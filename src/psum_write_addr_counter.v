==> flow/design.v <==
module psum_writeaddr_counter
(
    input clk,
    input en,        
    input rstn,      
    input clear,  
    input read_en,
    output at_max,   
    output reg [4 : 0] count,      
    output reg [4 : 0] read_count
);
always @(posedge clk) begin
    if (!rstn) begin  
        count <= 0;
    end else if (clear) begin  
        count <= 0;
    end else if (en) begin
            count = count + 1;
    end
end
always @(posedge clk) begin
    if (!rstn) begin  
        read_count <= 0;
    end else if (clear) begin  
        read_count <= 0;
    end else if (read_en) begin
            read_count = read_count + 1;
    end
end
assign at_max = (count == 2'b11);
endmodule
Step by step through the tools: psum_writeaddr_counter
The steps from the RTL of psum_writeaddr_counter to its reports follow in flow order.
Line numbers count from 1 in the design file above.
Cell names lack the library's common part.
{ "setup": {"top": "psum_writeaddr_counter", "clock": "clk", "library": "sky130hd", "pvt_corner": "tt_025C_1v80"} }

After elaboration
Source: Yosys, flattened and elaborated, memories not mapped. Widths are those after wreduce. Registers that Yosys merges into a memory's read port (data or address) are not register bits. Print and check cells do not count. Equal cells are merged and count once.
{ "word_totals": {"elab_cells": 7, "reg_bits": 10, "out_inout_bits": 11, "inputBits": 5} }
{ "op_classes": {"bitwise": 1, "reduce_logical": 1, "add_sub_neg": 2, "n_eq": 1} }
{ "op_table": {"columns": ["operator", "count"], "rows": [
  ["adder 5 x 1 -> 5 bit (second input constant)", 2],
  ["== test 5 x 2 -> 1 bit (second input constant)", 1],
  ["OR reduction 2 bit", 1],
  ["inverter 1 bit", 1]
]} }

Logic depth
Yosys ltp: most cells in a row. Word level: on the elaborated netlist, between registers, memories and ports. Mapped: between sequential cells and ports; inverters and the memories' decode and read muxes count.
{ "depth": {"word_depth": 2, "ABC_AREA": 0, "depth_mapped": 3, "depth_no_buf": 3} }

After synthesis
Yosys stat after the flow's synthesis: flattened, memories mapped to cells. It holds for the ABC_AREA given above (unset counts as 0); a run with the other value may have another netlist.
{ "mapped": {"cell_count": 47, "sequential_area_um2": 200.2, "ff_cells": 10, "area_um2": 485.5, "buffers": 3} }
{ "by_type": {"columns": ["type", "count", "area_total_um2"], "rows": [
  ["dfxtp_1", 10, 200.192],
  ["mux2i_1", 6, 60.058],
  ["nand3b_1", 6, 45.043],
  ["or3b_1", 4, 35.034],
  ["ha_1", 2, 25.024],
  ["nand4_1", 4, 25.024],
  ["a21bo_2", 2, 20.019],
  ["xnor2_1", 2, 17.517],
  ["nor2_1", 4, 15.014],
  ["a21oi_1", 2, 10.01],
  ["buf_2", 2, 10.01],
  ["nor4b_1", 1, 8.758],
  ["buf_4", 1, 7.507],
  ["nand2b_1", 1, 6.256]
]} }

Worst setup path after synthesis
OpenSTA on the mapped netlist: ideal clock, no wires. The path of least setup slack (recovery checks aside). Input and output delay are each 20% of the period. Register names are those of the netlist, which keeps one name where synthesis merged equal registers.
{ "synth_timing": {"path_type": "register -> output", "start": "reg count[0]", "end": "out at_max", "path_delay_ns": 1.064, "setup_slack_ns": 1.448, "stages": 3, "t_first_pin_ns": 0.000, "output_delay_ns": 0.628, "required_time_ns": 2.512, "path_buffers": 0, "arrival_time_ns": 1.064, "tclk_ns": 3.14, "period_less_setup_slack_ns": 1.692} }
"path_delay_ns" is the arrival time less input delay plus setup time.
A path that ends at an output port has no setup time.
"stages": output pins that drive a net of the path, with the launching flip-flop's if there is one; two outputs of one cell count as two.
"period_less_setup_slack_ns" is the clock period less the worst setup slack; recovery checks do not enter. This is arithmetic on one report: input and output delays are still those of the set period (20% each).
The rows between start and end are the longest chain of elaborated cells between them; the timing report does not say that the signal goes this way. Where chains are equally long, one stands for them.
Each line given opens the expression or statement behind the cell; cells for indexed reads and writes are added by Yosys, which also makes memories of some case tables.
A register here has more assigning lines than the two given.
{ "synth_between": {"cell_sequence": "dfxtp_1 ha_1 nor4b_1", "elab_chain_cells": 1, "cone_cells": 1, "cone_lines": 1, "cone_classes": "eq/ne (1)"} }
{ "synth_lines": {"columns": ["item", "line_no", "rtl"], "rows": [
  ["start, declared", 9, "output reg [4 : 0] count,"],
  ["start, assigned", 14, "count <= 0;"],
  ["start, assigned", 18, "count = count + 1;"],
  ["== test 5 x 2 -> 1 bit", 30, "assign at_max = (count == 2'b11);"],
  ["end, declared", 8, "output at_max,"]
]} }

Worst path after layout
Path of least setup slack in the final report of run 1 (OpenROAD, finished layout, wires in). Where an end is a register, its clock arrival counts in the times.
{ "layout_timing": {"path_type": "register -> output", "start": "reg count[1]", "end": "out at_max", "output_delay_ns": 0.36, "t_first_pin_ns": 0.25, "required_time_ns": 1.46, "tclk_ns": 1.82, "path_buffers": 1, "arrival_time_ns": 1.38, "setup_slack_ns": 0.08, "stages": 4} }
The rows between start and end are the longest chain of elaborated cells between them; the timing report does not say that the signal goes this way. Where chains are equally long, one stands for them.
A register here has more assigning lines than the two given.
{ "layout_between": {"cell_sequence": "dfxtp_1 ha_1 nor4b_1 dlygate4sd2_1", "elab_chain_cells": 1, "cone_cells": 1, "cone_lines": 1, "cone_classes": "eq/ne (1)"} }
{ "layout_lines": {"columns": ["item", "line_no", "rtl"], "rows": [
  ["start, declared", 9, "output reg [4 : 0] count,"],
  ["start, assigned", 14, "count <= 0;"],
  ["start, assigned", 18, "count = count + 1;"],
  ["== test 5 x 2 -> 1 bit", 30, "assign at_max = (count == 2'b11);"],
  ["end, declared", 8, "output at_max,"]
]} }

--- measured runs ---
Measured data: module psum_writeaddr_counter, platform sky130hd, 2 stored runs of the flow under differing settings, order arbitrary. Input and output delays are each 20% of the period that was set; the output load is 0.01 pF.
"allowed time less slack (worst setup path)" is the time allowed to the run's worst setup path (the clock period less input and output delay, where it has them) less its slack. Clock arrival times count: a late capture clock shortens it, a late launch clock lengthens it.

==> run 1: settings <==
{ "period_ns": 1.82, "CORE_UTILIZATION": 40, "SETUP_SLACK_MARGIN": -0.09, "HOLD_SLACK_MARGIN": 0.29, "CELL_PAD_IN_SITES_GLOBAL_PLACEMENT": 2, "TNS_END_PERCENT": 35, "GPL_TIMING_DRIVEN": 1, "CTS_CLUSTER_SIZE": 99, "CTS_CLUSTER_DIAMETER": 224, "CAP_MARGIN": 15, "SLEW_MARGIN": 10, "MAX_ROUTING_LAYER": "met4", "CORE_MARGIN": 2 }
==> run 1: results <==
Yosys chip area after synthesis: 485.5 um2
area inside the die boundary: 1508.2 um2
lowest hold slack: 0.517 ns
total negative slack: 0.000 ns
allowed time less slack (worst setup path): 1.38 ns
type of the worst setup path: register -> output
setup slack of the worst path: 0.077 ns
final design utilization: 59.0%
standard-cell area after layout: 664.4 um2

==> run 2: settings <==
{ "period_ns": 2.16, "CORE_UTILIZATION": 31, "SETUP_SLACK_MARGIN": 0.41, "PLACE_DENSITY": 0.55, "CORE_ASPECT_RATIO": 0.67, "GPL_TIMING_DRIVEN": 1, "CTS_CLUSTER_SIZE": 35, "CTS_CLUSTER_DIAMETER": 101, "CAP_MARGIN": 5, "MAX_ROUTING_LAYER": "met5", "CORE_MARGIN": 2, "SLEW_MARGIN": 20 }
==> run 2: results <==
Yosys chip area after synthesis: 485.5 um2
area inside the die boundary: 1904.8 um2
lowest hold slack: 0.515 ns
total negative slack: 0.000 ns
allowed time less slack (worst setup path): 1.24 ns
type of the worst setup path: register -> output
setup slack of the worst path: 0.487 ns
final design utilization: 49.2%
standard-cell area after layout: 704.4 um2
--- end ---
